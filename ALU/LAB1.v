==> flow/design.v <==
`timescale 1ns / 1ps
module LAB1(ans_ex,data_out,DM_data,flag_ex,data_in,op_dec,A,B,clk,reset);
output reg [15:0] ans_ex,DM_data,data_out;
output wire [1:0] flag_ex;
input [15:0] data_in,A,B;
input [5:0] op_dec;
input clk,reset;
wire [15:0] ans_tmp,data_out_buff;
reg [1:0] flag_prv;
wire[15:0] x;
wire c1,c2,v1;
wire [15:0] m;
wire [15:0] y;
assign m=(op_dec[0]==1'b0)?B:
		 (op_dec[0]==1'b1)?(~(B)+16'b0000000000000001):B;
assign {c1,x[14:0]}=A[14:0]+m[14:0];
assign {c2,x[15]}=A[15]+m[15]+c1;
assign v1=c1^c2;
assign y=(B[3:0]==4'b0000)?A:
		   (B[3:0]==4'b0001)?{A[15],A[15:1]}:
			(B[3:0]==4'b0010)?{{2{A[15]}},A[15:2]}:
			(B[3:0]==4'b0011)?{{3{A[15]}},A[15:3]}:
			(B[3:0]==4'b0100)?{{4{A[15]}},A[15:4]}:
			(B[3:0]==4'b0101)?{{5{A[15]}},A[15:5]}:
			(B[3:0]==4'b0110)?{{6{A[15]}},A[15:6]}:
			(B[3:0]==4'b0111)?{{7{A[15]}},A[15:7]}: 
			(B[3:0]==4'b1000)?{{8{A[15]}},A[15:8]}:
         (B[3:0]==4'b1001)?{{9{A[15]}},A[15:9]}:
         (B[3:0]==4'b1010)?{{10{A[15]}},A[15:10]}:
         (B[3:0]==4'b1011)?{{11{A[15]}},A[15:11]}:
         (B[3:0]==4'b1100)?{{12{A[15]}},A[15:12]}:
         (B[3:0]==4'b1101)?{{13{A[15]}},A[15:13]}:
         (B[3:0]==4'b1110)?{{14{A[15]}},A[15:14]}:
         (B[3:0]==4'b1111)?{{15{A[15]}},A[15]}:16'b0;
assign ans_tmp=(op_dec==6'b000000)?x:
					(op_dec==6'b000001)?x:
					(op_dec==6'b000010)?B:
					(op_dec==6'b000100)?A&B:
					(op_dec==6'b000101)?A|B:
					(op_dec==6'b000110)?A^B:
					(op_dec==6'b000111)?~(B):
					(op_dec==6'b001000)?x:
					(op_dec==6'b001001)?x:
					(op_dec==6'b001010)?B:
					(op_dec==6'b001100)?A&B:
					(op_dec==6'b001101)?A|B:
					(op_dec==6'b001110)?A^B:
					(op_dec==6'b001111)?~(B):
					(op_dec==6'b010000)?ans_ex:
					(op_dec==6'b010001)?ans_ex:
					(op_dec==6'b010100)?A:
					(op_dec==6'b010101)?A:
					(op_dec==6'b010110)?data_in:
					(op_dec==6'b010111)?ans_ex:
					(op_dec==6'b011000)?ans_ex:
					(op_dec==6'b011001)?A<<B[3:0]:
					(op_dec==6'b011010)?A>>B[3:0]:
					(op_dec==6'b011011)?y:
					(op_dec==6'b011100)?ans_ex:
					(op_dec==6'b011101)?ans_ex:
					(op_dec==6'b011110)?ans_ex:
					(op_dec==6'b011111)?ans_ex:16'b0000000000000000;
assign flag_ex[1]=(ans_tmp==0)?1'b1:(op_dec==6'b010000)||(op_dec==6'b010000)||(op_dec==6'b010000)||(op_dec==6'b010000)||(op_dec==6'b010000)||(op_dec==6'b010000)?1'b0:(op_dec==6'b011100)||(op_dec==6'b011101)||(op_dec==6'b011110)||(op_dec==6'b011111)?flag_prv[1]:1'b0;
assign flag_ex[0]=(op_dec==6'b000000)||(op_dec==6'b000001)||(op_dec==6'b001000)||(op_dec==6'b001001)?v1:(op_dec==6'b011100)||(op_dec==6'b011101)||(op_dec==6'b011110)||(op_dec==6'b011111)?flag_prv[0]:1'b0;
assign data_out_buff=(op_dec==6'b010111)?A:data_out;
always@(posedge clk)
begin
	if(reset==1'b0)
	begin
		data_out<=0;
		ans_ex<=0;
		DM_data<=0;
		flag_prv<=0;
	end	 
	else
	begin
		data_out<=data_out_buff;
		ans_ex<=ans_tmp;
		flag_prv<=flag_ex;
		DM_data<=B;
	end	
end						
endmodule
# Tool chain data of LAB1
# What the tools print for LAB1, step after step.
# Lines are those of the file above, counted from 1.
# Cell names lack the library's common part.
# Not given: -
[inputs] top="LAB1" clock="clk" lib="sky130hd" lib_corner="tt_025C_1v80"

# After elaboration
# Source: Yosys, flattened and elaborated, memories not mapped. Widths are those after wreduce; folded enables and synchronous resets count as part of the registers. Registers that Yosys merges into a memory's read port (data or address) are not register bits. Print and check cells do not count. Equal cells are merged and count once.
[word_totals] clocked_rd_ports_x_width=0 output_inout_bits=50 ramBits=0 latch_bits=0 mem_count=0 inputBits=56 word_cells=116 rom_bits=0 regBits=50
[op_classes] n_reduce_logical=9 mul=0 shift=2 n_mux=50 n_logic=5 addsub=4 equal=42 n_div=0 compare=0
[op_table] operator="16-bit 2-to-1 mux" n=45
[op_table] operator="6-bit by 5-bit == test with 1-bit output with constant B" n=14
[op_table] operator="6-bit by 4-bit == test with 1-bit output with constant B" n=7
[op_table] operator="4-bit == test with constant B" n=8
[op_table] operator="6-bit by 3-bit == test with 1-bit output with constant B" n=4
[op_table] operator="15-bit by 15-bit adder with 16-bit output" n=1
[op_table] operator="16-bit by 1-bit adder with 16-bit output with constant B" n=1
[op_table] operator="16-bit AND" n=1
[op_table] operator="16-bit bitwise OR" n=1
[op_table] operator="16-bit XOR" n=1
[op_table] operator="16-bit by 4-bit << shifter with 16-bit output" n=1
[op_table] operator="16-bit by 4-bit right shift with 16-bit output" n=1
[op_table] operator="16-bit inverter" n=1
[op_table] operator="16-bit zero test" n=1
[op_table] operator="4-bit by 3-bit == test with 1-bit output with constant B" n=4
[op_table] operator="4-bit by 2-bit == test with 1-bit output with constant B" n=2
[op_table] operator="1-bit logical OR" n=6
[op_table] operator="6-bit by 1-bit == test with 1-bit output with constant B" n=1
[op_table] operator="6-bit by 2-bit == test with 1-bit output with constant B" n=1
[op_table] operator="6-bit zero test" n=1
[op_table] operator="1-bit 2-to-1 mux" n=5
[op_table] operator="4-bit by 1-bit == test with 1-bit output with constant B" n=1
[op_table] operator="4-bit zero test" n=1
[op_table] operator="1-bit by 1-bit adder with 2-bit output" n=1
[op_table] operator="2-bit by 1-bit adder with 2-bit output" n=1
[op_table] operator="1-bit XOR" n=1

# Depth
# Depth = most cells in a row (Yosys ltp): at word level without a register or memory, in the mapped netlist without a sequential cell, where the memories' decode and read muxes count.
[logic_depth] depth_word=43 abc_area=0 depth_mapped=29 ltp_nobuf=21

# Synthesis result
# The flow's flattened synthesis, as Yosys stat reports it; memories are mapped. The netlist is that of the ABC_AREA named above (0 if unset); the other value can give another one.
[by_type] cell="dfxtp_1" n=50 type_area_um2=1000.96
[by_type] cell="ha_1" n=51 type_area_um2=638.112
[by_type] cell="a21oi_1" n=119 type_area_um2=595.571
[by_type] cell="nand2_1" n=146 type_area_um2=548.026
[by_type] cell="o21ai_0" n=87 type_area_um2=435.418
[by_type] cell="mux4_2" n=17 type_area_um2=382.867
[by_type] cell="nor2_1" n=100 type_area_um2=375.36
[by_type] cell="mux2i_1" n=30 type_area_um2=300.288
[by_type] cell="clkbuf_1" n=76 type_area_um2=285.274
[by_type] cell="buf_2" n=53 type_area_um2=265.254
[by_type] cell="a221oi_1" n=26 type_area_um2=227.718
[by_type] cell="nor2b_1" n=34 type_area_um2=212.704
[by_type] cell="a211oi_1" n=26 type_area_um2=195.187
[by_type] cell="xnor2_1" n=20 type_area_um2=175.168
[by_type] cell="nor3_1" n=34 type_area_um2=170.163
[by_type] cell="inv_1" n=45 type_area_um2=168.912
[by_type] cell="mux2_2" n=15 type_area_um2=168.912
[by_type] cell="nand3_1" n=33 type_area_um2=165.158
# Not listed: further types 79, cells in them 401.
[mapped] n_buf=145 cells=1363 ffs=50 area_um2=9501.6 seqArea_um2=1001.0

# Worst setup path after synthesis
# OpenSTA on the mapped netlist: ideal clock, no wires. The path of least setup slack (recovery checks aside). Input and output delay are each 20% of the period. Register names are those of the netlist, which keeps one name where synthesis merged equal registers.
[synth_timing] kind="input to output" startpoint="in B[1]" endpoint="out flag_ex[1]" arrival_time_ps=8988 required_time_ps=15360 stages=29 out_delay_ps=3840 setup_slack_ps=6372 n_path_buf=8 clock_period_ps=19200 launch_ps=3840 input_delay_ps=3840 delay_ps=5148 synth_period_reached_ps=12828
# "delay_ps" = arrival - input delay + setup time.
# At an output port there is no setup time.
# "stages" counts driving pins, that of a launching flip-flop among them; a cell with two outputs on the path counts twice.
# "synth_period_reached_ps" = period - worst setup slack (recovery checks aside). The figure is calculated, with input and output delays left at 20% of the set period.
# Between the ends stands the longest chain of elaborated cells between them, by number of cells; it is not shown to be the way that was timed. Of several equally long chains one is given.
# Each line given opens the expression or statement behind the cell; cells for indexed reads and writes are added by Yosys, which also makes memories of some case tables.
[synth_via] path_cell_list="buf_2 inv_1 clkbuf_1 clkbuf_1 ha_1 buf_2 buf_2 clkbuf_1 clkbuf_1 nand3_1 o21ai_0 xnor2_1 ha_1 clkbuf_1 nand3_1 a21oi_1 a211oi_1 o21bai_1 a21o_1 a21o_1 a21oi_1 fa_1 nand2_1 o221ai_1 nor2_1 a21oi_1 nand2_1 nand4b_1 o21ai_0" elab_chain_len=43 cells_between=69 cone_classes="add/sub: 4; eq/ne: 15; shift: 2; mux: 42; logic: 4; reduce/logical: 2"
[synth_lines] item="start: declaration" line_no=5 source="input [15:0] data_in,A,B;"
[synth_lines] item="4-bit == test" line_no=34 source="(B[3:0]==4'b1111)?{{15{A[15]}},A[15]}:16'b0;"
[synth_lines] item="16-bit 2-to-1 mux" line_no=34
[synth_lines] item="16-bit 2-to-1 mux" line_no=33 source="(B[3:0]==4'b1110)?{{14{A[15]}},A[15:14]}:"
[synth_lines] item="16-bit 2-to-1 mux" line_no=32 source="(B[3:0]==4'b1101)?{{13{A[15]}},A[15:13]}:"
[synth_lines] item="16-bit 2-to-1 mux" line_no=31 source="(B[3:0]==4'b1100)?{{12{A[15]}},A[15:12]}:"
[synth_lines] item="16-bit 2-to-1 mux" line_no=30 source="(B[3:0]==4'b1011)?{{11{A[15]}},A[15:11]}:"
[synth_lines] item="16-bit 2-to-1 mux" line_no=29 source="(B[3:0]==4'b1010)?{{10{A[15]}},A[15:10]}:"
[synth_lines] item="[29 not listed]"
[synth_lines] item="16-bit 2-to-1 mux" line_no=39 source="(op_dec==6'b000101)?A|B:"
[synth_lines] item="16-bit 2-to-1 mux" line_no=38 source="(op_dec==6'b000100)?A&B:"
[synth_lines] item="16-bit 2-to-1 mux" line_no=37 source="(op_dec==6'b000010)?B:"
[synth_lines] item="16-bit 2-to-1 mux" line_no=36 source="(op_dec==6'b000001)?x:"
[synth_lines] item="16-bit 2-to-1 mux" line_no=35 source="assign ans_tmp=(op_dec==6'b000000)?x:"
[synth_lines] item="16-bit zero test" line_no=63 source="assign flag_ex[1]=(ans_tmp==0)?1'b1:(op_dec==6'b010000)||(op_dec==6'b010000)||(op_dec==6'b010000)||(op_dec==6' ..."
[synth_lines] item="1-bit 2-to-1 mux" line_no=63
[synth_lines] item="end: declaration" line_no=4 source="output wire [1:0] flag_ex;"

# Worst path after layout
# Path of least setup slack in the final report of run 2 (OpenROAD, finished layout, wires in). Where an end is a register, its clock arrival counts in the times.
# The report prints the path's times to 10 ps; the period is as set.
[layout_timing] kind="input to output" startpoint="in A[10]" endpoint="out flag_ex[1]" stages=13 clock_period_ps=10400 required_time_ps=8320 launch_ps=2080 arrival_time_ps=6960 setup_slack_ps=1360 input_delay_ps=2080 out_delay_ps=2080 n_path_buf=4
# Between the ends stands the longest chain of elaborated cells between them, by number of cells; it is not shown to be the way that was timed. Of several equally long chains one is given.
[layout_via] path_cell_list="clkdlybuf4s50_1 buf_4 mux4_2 a22oi_1 nor3_1 a2111oi_2 o2111ai_1 a211oi_1 nor3b_1 or3b_1 o21ai_1 buf_4 clkdlybuf4s50_1" elab_chain_len=37 cells_between=44 cone_classes="add/sub: 2; shift: 2; mux: 36; logic: 3; reduce/logical: 1"
[layout_lines] item="start: declaration" line_no=5 source="input [15:0] data_in,A,B;"
[layout_lines] item="16-bit 2-to-1 mux" line_no=29 source="(B[3:0]==4'b1010)?{{10{A[15]}},A[15:10]}:"
[layout_lines] item="16-bit 2-to-1 mux" line_no=28 source="(B[3:0]==4'b1001)?{{9{A[15]}},A[15:9]}:"
[layout_lines] item="16-bit 2-to-1 mux" line_no=27 source="(B[3:0]==4'b1000)?{{8{A[15]}},A[15:8]}:"
[layout_lines] item="16-bit 2-to-1 mux" line_no=26 source="(B[3:0]==4'b0111)?{{7{A[15]}},A[15:7]}:"
[layout_lines] item="16-bit 2-to-1 mux" line_no=25 source="(B[3:0]==4'b0110)?{{6{A[15]}},A[15:6]}:"
[layout_lines] item="16-bit 2-to-1 mux" line_no=24 source="(B[3:0]==4'b0101)?{{5{A[15]}},A[15:5]}:"
[layout_lines] item="16-bit 2-to-1 mux" line_no=23 source="(B[3:0]==4'b0100)?{{4{A[15]}},A[15:4]}:"
[layout_lines] item="[23 not listed]"
[layout_lines] item="16-bit 2-to-1 mux" line_no=39 source="(op_dec==6'b000101)?A|B:"
[layout_lines] item="16-bit 2-to-1 mux" line_no=38 source="(op_dec==6'b000100)?A&B:"
[layout_lines] item="16-bit 2-to-1 mux" line_no=37 source="(op_dec==6'b000010)?B:"
[layout_lines] item="16-bit 2-to-1 mux" line_no=36 source="(op_dec==6'b000001)?x:"
[layout_lines] item="16-bit 2-to-1 mux" line_no=35 source="assign ans_tmp=(op_dec==6'b000000)?x:"
[layout_lines] item="16-bit zero test" line_no=63 source="assign flag_ex[1]=(ans_tmp==0)?1'b1:(op_dec==6'b010000)||(op_dec==6'b010000)||(op_dec==6'b010000)||(op_dec==6' ..."
[layout_lines] item="1-bit 2-to-1 mux" line_no=63
[layout_lines] item="end: declaration" line_no=4 source="output wire [1:0] flag_ex;"

Ticket comment

Top module LAB1; platform sky130hd; tools Yosys and OpenROAD; 2 stored runs in no particular order. Input and output delays are each 20% of the period that was set; the output load is 0.01 pF.
"clock_period_reached_ps": clock period set for the run, less the worst setup slack. It is reckoned from that one timing run; input and output delays stay at 20% of the period that was set.
"worst_path_allowed_less_slack_ps" = time allowed to the worst setup path (clock period - input delay - output delay, where it has them) - its slack; a late launch clock adds to it, a late capture clock takes from it.
"power.total_uw" rests on the timing tool's default activity at the inputs, not on a simulated workload.
"worst_path_allowed_less_slack_ps" is given in steps of 10 ps.

[flow] run 1: files
==> flow/run.sh <==
#!/bin/bash
# the make line also repeats the synthesis and layout settings of config.mk as NAME=value (left out here)
make -C /OpenROAD-flow-scripts/flow DESIGN_CONFIG=/design/flow/config.mk WORK_HOME=/design/flow/orfs CLKGATE_MAP_FILE= finish
==> flow/config.mk <==
export PLATFORM = sky130hd
export DESIGN_NAME = LAB1
export DESIGN_NICKNAME = LAB1
export VERILOG_FILES = /design/flow/design.v
export SDC_FILE = /design/flow/constraint.sdc
export NUM_CORES = 4
export LEC_CHECK = 0
export CAP_MARGIN = 20
export CELL_PAD_IN_SITES_DETAIL_PLACEMENT = 0
export CELL_PAD_IN_SITES_GLOBAL_PLACEMENT = 1
export CORE_MARGIN = 2
export CORE_UTILIZATION = 70
export CTS_CLUSTER_DIAMETER = 56
export CTS_CLUSTER_SIZE = 10
export HOLD_SLACK_MARGIN = 0.1
export SETUP_SLACK_MARGIN = 2.48
export SLEW_MARGIN = 20
export TNS_END_PERCENT = 100
==> flow/constraint.sdc <==
create_clock -name core_clock -period 14.5 [get_ports {clk}]
set_input_delay 2.9000 -clock core_clock [delete_from_list [all_inputs] [get_ports {clk}]]
set_output_delay 2.9000 -clock core_clock [all_outputs]
set_load 0.01 [all_outputs]

[flow] run 1: unfinished; error GPL-0301 in placement

[flow] run 2: files
==> flow/run.sh <==
#!/bin/bash
# the make line also repeats the synthesis and layout settings of config.mk as NAME=value (left out here)
make -C /OpenROAD-flow-scripts/flow DESIGN_CONFIG=/design/flow/config.mk WORK_HOME=/design/flow/orfs CLKGATE_MAP_FILE= finish
==> flow/config.mk <==
export PLATFORM = sky130hd
export DESIGN_NAME = LAB1
export DESIGN_NICKNAME = LAB1
export VERILOG_FILES = /design/flow/design.v
export SDC_FILE = /design/flow/constraint.sdc
export NUM_CORES = 4
export LEC_CHECK = 0
export CAP_MARGIN = 20
export CORE_MARGIN = 2
export CORE_UTILIZATION = 22
export CTS_CLUSTER_DIAMETER = 122
export GPL_TIMING_DRIVEN = 1
export MIN_ROUTING_LAYER = met1
export PLACE_DENSITY = 0.49
export SETUP_SLACK_MARGIN = 1.36
export SLEW_MARGIN = 20
export TNS_END_PERCENT = 85
==> flow/constraint.sdc <==
create_clock -name core_clock -period 10.4 [get_ports {clk}]
set_input_delay 2.0800 -clock core_clock [delete_from_list [all_inputs] [get_ports {clk}]]
set_output_delay 2.0800 -clock core_clock [all_outputs]
set_load 0.01 [all_outputs]

[flow] run 2: metrics
[metrics] worst_path_allowed_less_slack_ps = 4880
[metrics] critical_path_type = input to output
[metrics] final_util_pct = 26.9
[metrics] synthArea_um2 = 9501.6
[metrics] power.total_uw = 944.4
[metrics] fin_tns_ps = 0
[metrics] worstSetupSlack_ps = 1357
[metrics] clock_period_reached_ps = 9043
[metrics] fin_hold_ws_ps = 455
[metrics] design.die.area_um2 = 44867.7
[metrics] stdcell_area_um2 = 11529.8
